==> flow/design.v <==
module key_fsm (clk,reset,num,symbol,key,SRCH,SRCL,DSTH,DSTL,ALU_OP,finish,num_display,num_A0,num_A1,num_A2,num_B0,num_B1,num_B2,DST,SRC);
input clk;
input reset;
input [3:0]num;  
input [3:0]symbol;  
input key;  
output reg [7:0]SRCH;
output reg [7:0]SRCL;
output reg [7:0]DSTH;
output reg [7:0]DSTL;
output reg [7:0]ALU_OP;
output reg finish;
output reg num_display;  
output [3:0]num_A0;
output [3:0]num_A1;
output [3:0]num_A2;
output [3:0]num_B0;
output [3:0]num_B1;
output [3:0]num_B2;
output [15:0]DST;
output [15:0]SRC;
parameter [1:0]idle=2'b00;
parameter [1:0]firstnum=2'b01;
parameter [1:0]oper=2'b10;
parameter [1:0]secondnum=2'b11;
reg [2:0]state=idle;
reg [3:0]num_A0=0;
reg [3:0]num_A1=0;
reg [3:0]num_A2=0;
reg [3:0]num_B0;
reg [3:0]num_B1;
reg [3:0]num_B2;
reg [1:0]cnt=0;
reg judge;  
assign SRC = (num_A2[3:0])*100+(num_A1[3:0])*10+num_A0[3:0];
assign DST = (num_B2[3:0])*100+(num_B1[3:0])*10+num_B0[3:0];
always @(posedge clk)
begin
	if (!reset) begin
		num_A0 <= 0;
		num_A1 <= 0;
		num_A2 <= 0;
		num_B0 <= 0;
		num_B1 <= 0;
		num_B2 <= 0;
		ALU_OP <= 8'b00000000;
		state <= idle;
		cnt <= 0;
	end
	else begin
	case (state)
	idle:  
		begin
			judge <= 1;
			if (symbol==4'b1111 && key==1 && judge==1) begin  
				num_A0 <= num;
				num_A1 <= 0;
				num_A2 <= 0;
				num_B0 <= 0;
				num_B1 <= 0;
				num_B2 <= 0;
				ALU_OP <= 8'b00000000;
				cnt <= cnt+1;  
				state <= firstnum;
				num_display <= 0;  
				judge <= 0;
				finish <= 0;
			end
			else begin
				state <= idle;
			end
		end
	firstnum:  
		begin
			if (key==1) begin
				judge <= 0;
			end
			else begin
				judge <= 1;
			end
			if (cnt < 2'b11) begin 
				if (symbol==4'b1111 && key==1 && judge==1) begin 
					num_A2 <= num_A1;
					num_A1 <= num_A0;
					num_A0 <= num;
					cnt <= cnt+1; 
					state <= firstnum;
				end
				else if (symbol==4'b0001 && key==1) begin  
					ALU_OP <= 8'b00000001;
					state <= oper;
					judge <= 1;
					cnt <= 0;
				end
				else if (symbol==4'b0010 && key==1) begin  
					ALU_OP <= 8'b00000010;
					cnt <= 0;
					judge <= 1;
					state <= oper;
				end
				else if (symbol==4'b0011 && key==1) begin  
					ALU_OP <= 8'b00000100;
					cnt <= 0;
					state <= oper;
					judge <= 1;
				end 
				else if (symbol==4'b0101 && key==1) begin  
					ALU_OP <= 8'b00001000;
					cnt <= 0;
					state <= oper;
					judge <= 1;
				end
				else if (symbol==4'b0110 && key==1) begin  
					ALU_OP <= 8'b00010000;
					cnt <=0;
					state <= oper;
					judge <= 1;
				end
				else begin
					state <= firstnum;
				end
			end
			else if (cnt==2'b11) begin  
				if (symbol==4'b0001 && key==1 && judge==1) begin  
					ALU_OP <= 8'b00000001;
					state <= oper;
					judge <= 1;
					cnt <= 0;
				end
				else if (symbol==4'b0010 && key==1) begin  
					ALU_OP <= 8'b00000010;
					cnt <= 0;
					state <= oper;
					judge <= 1;
				end
				else if (symbol==4'b0011 && key==1) begin  
					ALU_OP <= 8'b00000100;
					cnt <= 0;
					state <= oper;
					judge <= 1;
				end 
				else if (symbol==4'b0101 && key==1) begin  
					ALU_OP <= 8'b00001000;
					cnt <= 0;
					state <= oper;
					judge <= 1;
				end
				else if (symbol==4'b0110 && key==1) begin  
					ALU_OP <= 8'b00010000;
					cnt <=0;
					state <= oper;
					judge <= 1;
				end
				else begin
					state <= firstnum;
				end
			end
		end
	oper: 
		begin
				if (key==1) begin
					judge <= 0;
				end
				else begin
					judge <= 1;
				end
				if (symbol==4'b1111 && key==1 && judge==1) begin
					num_B0 <= num;
					cnt <= cnt + 1;
					state <= secondnum;
					num_display <= 1;  
				end
				else begin
					state <= oper;
				end
		end
	secondnum:  
		begin
				if (key==1) begin
					judge <= 0;
				end
				else begin
					judge <= 1;
				end
				if (cnt < 2'b11) begin 
					if (symbol==4'b1111 && key==1 && judge==1) begin  
						num_B2 <= num_B1;
						num_B1 <= num_B0;
						num_B0 <= num;
						cnt <= cnt+1;  
						state <= secondnum;
					end
					else if (symbol==4'b0100 && key==1) begin  
						cnt <= 0;
						finish <= 1;
						SRCH[7:0] <= SRC[15:8];
						SRCL[7:0] <= SRC[7:0];
						DSTH[7:0] <= DST[15:8];
						DSTL[7:0] <= DST[7:0];
						state <= idle;
					end
					else begin
						state <= secondnum;
					end
				end
				else if (cnt==2'b11) begin  
					if (symbol==4'b0100 && key==1) begin  
						cnt <= 0;
						finish <= 1;
						SRCH[7:0] <= SRC[15:8];
						SRCL[7:0] <= SRC[7:0];
						DSTH[7:0] <= DST[15:8];
						DSTL[7:0] <= DST[7:0];
						state <= idle;
					end
					else begin
						state <= secondnum;
					end
				end
		end
	endcase
	end
end
endmodule
# [From RTL to reports: key_fsm]
# What the tools print for key_fsm, step after step.
# Lines are those of the file above, counted from 1.
# Library cell names are shortened.
# Not given: -
[design] top="key_fsm" clk_port="clk" library="sky130hd" lib_corner="tt_025C_1v80"

# [After elaboration]
# Yosys after proc, flatten, opt, wreduce and memory -nomap, before mapping. Memory bits, and registers merged into a memory's read port (data or address), are not among the register bits. Print and check cells are not counted.
[bits] reg_bits=72 input_bits=11 out_inout_bits=98 elab_cells=175
[op_classes] add_sub_neg=5 n_mul=4 cmp=1 n_eq=23 n_mux=97 reduce_and_logical=29
[ops] cell="8-bit two-way mux" n=26
[ops] cell="4-bit by 5-bit multiplier with 9-bit output with constant B" n=2
[ops] cell="4-bit two-way mux" n=13
[ops] cell="2-bit two-way mux" n=22
[ops] cell="4-bit by 3-bit multiplier with 7-bit output with constant B" n=2
[ops] cell="4-bit case mux with 2-bit select" n=5
[ops] cell="12-bit by 4-bit adder with 13-bit output" n=2
[ops] cell="11-bit by 8-bit adder with 12-bit output" n=2
[ops] cell="4-bit AND reduction" n=6
[ops] cell="1-bit two-way mux" n=19
[ops] cell="8-bit case mux with 2-bit select" n=1
[ops] cell="3-bit two-way mux" n=5
[ops] cell="2-bit != test with constant B" n=7
[ops] cell="3-bit != test with constant B" n=4
[ops] cell="4-bit by 3-bit equality test with 1-bit output with constant B" n=3
[ops] cell="4-bit case mux with 3-bit select" n=1
[ops] cell="3-bit case mux with 4-bit select" n=1
[ops] cell="1-bit logical AND" n=9
[ops] cell="2-bit nonzero test" n=4
[ops] cell="4-bit by 2-bit equality test with 1-bit output with constant B" n=2
[ops] cell="3-bit by 2-bit equality test with 1-bit output with constant B" n=2
[ops] cell="3-bit AND reduction" n=2
[ops] cell="2-bit case mux with 3-bit select" n=1
[ops] cell="5-bit AND reduction" n=1
[ops] cell="2-bit AND reduction" n=2
[ops] cell="2-bit OR reduction" n=2
[ops] cell="4-bit by 1-bit equality test with 1-bit output with constant B" n=1
[ops] cell="4-bit equality test with constant B" n=1
# Other operator kinds: 10; their cells: 11.

# [Longest topological paths]
# Depth = most cells in a row (Yosys ltp): at word level without a register or memory, in the mapped netlist without a sequential cell, where the memories' decode and read muxes count.
[depth] depth_word=10 abc_area=0 depth_mapped=11 mapped_depth_nobuf=11

# [Synthesis result]
# Source: synth_stat.txt of the flow (Yosys; design flattened, memories mapped). It holds for the ABC_AREA given above (unset counts as 0); a run with the other value may have another netlist.
[types] cell_type="edfxtp_1" n=27
[types] cell_type="dfxtp_1" n=36
[types] cell_type="ha_1" n=51
[types] cell_type="nor2b_1" n=33
[types] cell_type="fa_1" n=10
[types] cell_type="buf_4" n=18
[types] cell_type="a22oi_1" n=17
[types] cell_type="xnor2_1" n=11
[types] cell_type="inv_1" n=20
[types] cell_type="nor2_1" n=20
[types] cell_type="xor2_1" n=8
[types] cell_type="a211oi_1" n=9
[types] cell_type="a21oi_1" n=12
[types] cell_type="mux2i_1" n=5
[types] cell_type="o21ai_0" n=10
[types] cell_type="nand2_1" n=13
[types] cell_type="nor3b_1" n=6
[types] cell_type="o21a_1" n=6
# Other cell types: 46; their cells: 80.
[synth_totals] cells=392 synth_area_mm2=0.0041615 seqArea_mm2=0.0015315 ff_cells=63 buf_cells=31

# [Timing after synthesis]
# OpenSTA on the mapped netlist: ideal clock, no wires. The path of least setup slack (recovery checks aside). Input and output delay are each 20% of the period. Register names are those of the netlist, which keeps one name where synthesis merged equal registers.
[synth_path] path_kind="reg-to-output" startpoint="register num_A1[3]" endpoint="output SRC[9]" clock_period_ns=3.45 out_delay_ns=0.690 launch_ns=0.000 arrival_ns=2.816 t_required_ns=2.760 path_slack_ns=-0.056 path_delay_ns=2.816 stages=11 path_buffers=0 synth_period_reached_ns=3.506
# "path_delay_ns" is the arrival time less input delay plus setup time.
# A path that ends at an output port has no setup time.
# "stages" counts driving pins, that of a launching flip-flop among them; a cell with two outputs on the path counts twice.
# "synth_period_reached_ns" is the clock period less the worst setup slack; recovery checks do not enter. This is arithmetic on one report: input and output delays are still those of the set period (20% each).
# The rows between start and end are the longest chain of elaborated cells between them; the timing report does not say that the signal goes this way. Where chains are equally long, one stands for them.
# Each line given opens the expression or statement behind the cell; cells for indexed reads and writes are added by Yosys, which also makes memories of some case tables.
# A register here has more assigning lines than the two given.
[synth_between] path_cell_list="dfxtp_1 ha_1 ha_1 fa_1 ha_1 ha_1 o21ai_0 nor2_1 o21a_1 o41ai_2 xor2_1" elab_chain_len=3
[synth_rtl] item="start, declared" line=15 text="output [3:0]num_A1;"
[synth_rtl] item="start, assigned" line=41 text="num_A1 <= 0;"
[synth_rtl] item="start, assigned" line=84 text="num_A1 <= num_A0;"
[synth_rtl] item="4-bit by 3-bit multiplier with 7-bit output" line=35 text="assign SRC = (num_A2[3:0])*100+(num_A1[3:0])*10+num_A0[3:0];"
[synth_rtl] item="11-bit by 8-bit adder with 12-bit output" line=35
[synth_rtl] item="12-bit by 4-bit adder with 13-bit output" line=35
[synth_rtl] item="end, declared" line=21 text="output [15:0]SRC;"

# [Timing after layout]
# Path of least setup slack in the final report of flow run B (OpenROAD, finished layout, wires in). Where an end is a register, its clock arrival counts in the times.
[layout_path] path_kind="reg-to-output" startpoint="register num_A1[1]" endpoint="output SRC[9]" clock_period_ns=3.64 out_delay_ns=0.73 launch_ns=0.33 arrival_ns=3.09 t_required_ns=2.91 path_slack_ns=-0.18 stages=13 path_buffers=2
# The rows between start and end are the longest chain of elaborated cells between them; the timing report does not say that the signal goes this way. Where chains are equally long, one stands for them.
# A register here has more assigning lines than the two given.
[layout_between] path_cell_list="dfxtp_2 ha_4 ha_4 fa_2 ha_4 ha_4 o21ai_2 nor2_2 o21a_1 o41ai_2 buf_4 xor2_2 buf_2" elab_chain_len=3
[layout_rtl] item="start, declared" line=15 text="output [3:0]num_A1;"
[layout_rtl] item="start, assigned" line=41 text="num_A1 <= 0;"
[layout_rtl] item="start, assigned" line=84 text="num_A1 <= num_A0;"
[layout_rtl] item="4-bit by 3-bit multiplier with 7-bit output" line=35 text="assign SRC = (num_A2[3:0])*100+(num_A1[3:0])*10+num_A0[3:0];"
[layout_rtl] item="11-bit by 8-bit adder with 12-bit output" line=35
[layout_rtl] item="12-bit by 4-bit adder with 13-bit output" line=35
[layout_rtl] item="end, declared" line=21 text="output [15:0]SRC;"

==> runs of key_fsm <==
Stored flow runs of key_fsm (2 of them; Yosys, OpenROAD, sky130hd). They differ in their settings and are not a sequence. Constraints: input delay and output delay 20% of the set period each, output load 0.01 pF.
By "achieved_period_ns" is meant the clock period of the run minus its worst setup slack. This is arithmetic on one report: input and output delays are still those of the set period (20% each).
"worst_path_allowed_less_slack_ns" means the part of the period allowed to the worst setup path (the constraints hold back 20% at inputs and 20% at outputs) less its slack; where the path has registers, the arrival times of their clocks count too.
"totalPower_mw" rests on the timing tool's default activity at the inputs, not on a simulated workload.

[flow] flow run A: files
==> flow/run.sh <==
#!/bin/bash
# the make line also repeats the synthesis and layout settings of config.mk as NAME=value (left out here)
make -C /OpenROAD-flow-scripts/flow DESIGN_CONFIG=/design/flow/config.mk WORK_HOME=/design/flow/orfs CLKGATE_MAP_FILE= finish
==> flow/config.mk <==
export PLATFORM = sky130hd
export DESIGN_NAME = key_fsm
export DESIGN_NICKNAME = key_fsm
export VERILOG_FILES = /design/flow/design.v
export SDC_FILE = /design/flow/constraint.sdc
export NUM_CORES = 4
export LEC_CHECK = 0
export CAP_MARGIN = 20
export CELL_PAD_IN_SITES_DETAIL_PLACEMENT = 2
export CORE_MARGIN = 2
export CORE_UTILIZATION = 51
export PLACE_DENSITY_LB_ADDON = 0.09
export SETUP_SLACK_MARGIN = 2.1
export SLEW_MARGIN = 20
export TNS_END_PERCENT = 35
==> flow/constraint.sdc <==
create_clock -name core_clock -period 7.53 [get_ports {clk}]
set_input_delay 1.5060 -clock core_clock [delete_from_list [all_inputs] [get_ports {clk}]]
set_output_delay 1.5060 -clock core_clock [all_outputs]
set_load 0.01 [all_outputs]

[flow] flow run A: stopped before the end: placement reported DPL-0033

[flow] flow run B: files
==> flow/run.sh <==
#!/bin/bash
# the make line also repeats the synthesis and layout settings of config.mk as NAME=value (left out here)
make -C /OpenROAD-flow-scripts/flow DESIGN_CONFIG=/design/flow/config.mk WORK_HOME=/design/flow/orfs CLKGATE_MAP_FILE= finish
==> flow/config.mk <==
export PLATFORM = sky130hd
export DESIGN_NAME = key_fsm
export DESIGN_NICKNAME = key_fsm
export VERILOG_FILES = /design/flow/design.v
export SDC_FILE = /design/flow/constraint.sdc
export NUM_CORES = 4
export LEC_CHECK = 0
export CAP_MARGIN = 20
export CORE_MARGIN = 2
export CORE_UTILIZATION = 40
export SLEW_MARGIN = 20
==> flow/constraint.sdc <==
create_clock -name core_clock -period 3.64 [get_ports {clk}]
set_input_delay 0.7280 -clock core_clock [delete_from_list [all_inputs] [get_ports {clk}]]
set_output_delay 0.7280 -clock core_clock [all_outputs]
set_load 0.01 [all_outputs]

[flow] flow run B: metrics
[metrics] totalPower_mw = 1.333
[metrics] final_cell_area_mm2 = 0.006022
[metrics] worst_path_allowed_less_slack_ns = 3.09
[metrics] worst_path_kind = reg-to-output
[metrics] synth_area_mm2 = 0.0041615
[metrics] die_mm2 = 0.011236
[metrics] worst_setup_slack_ns = -0.179
[metrics] achieved_period_ns = 3.819
[metrics] tns_setup_ns = -0.561
[metrics] util_frac = 0.589
[metrics] ws_hold_ns = 0.472
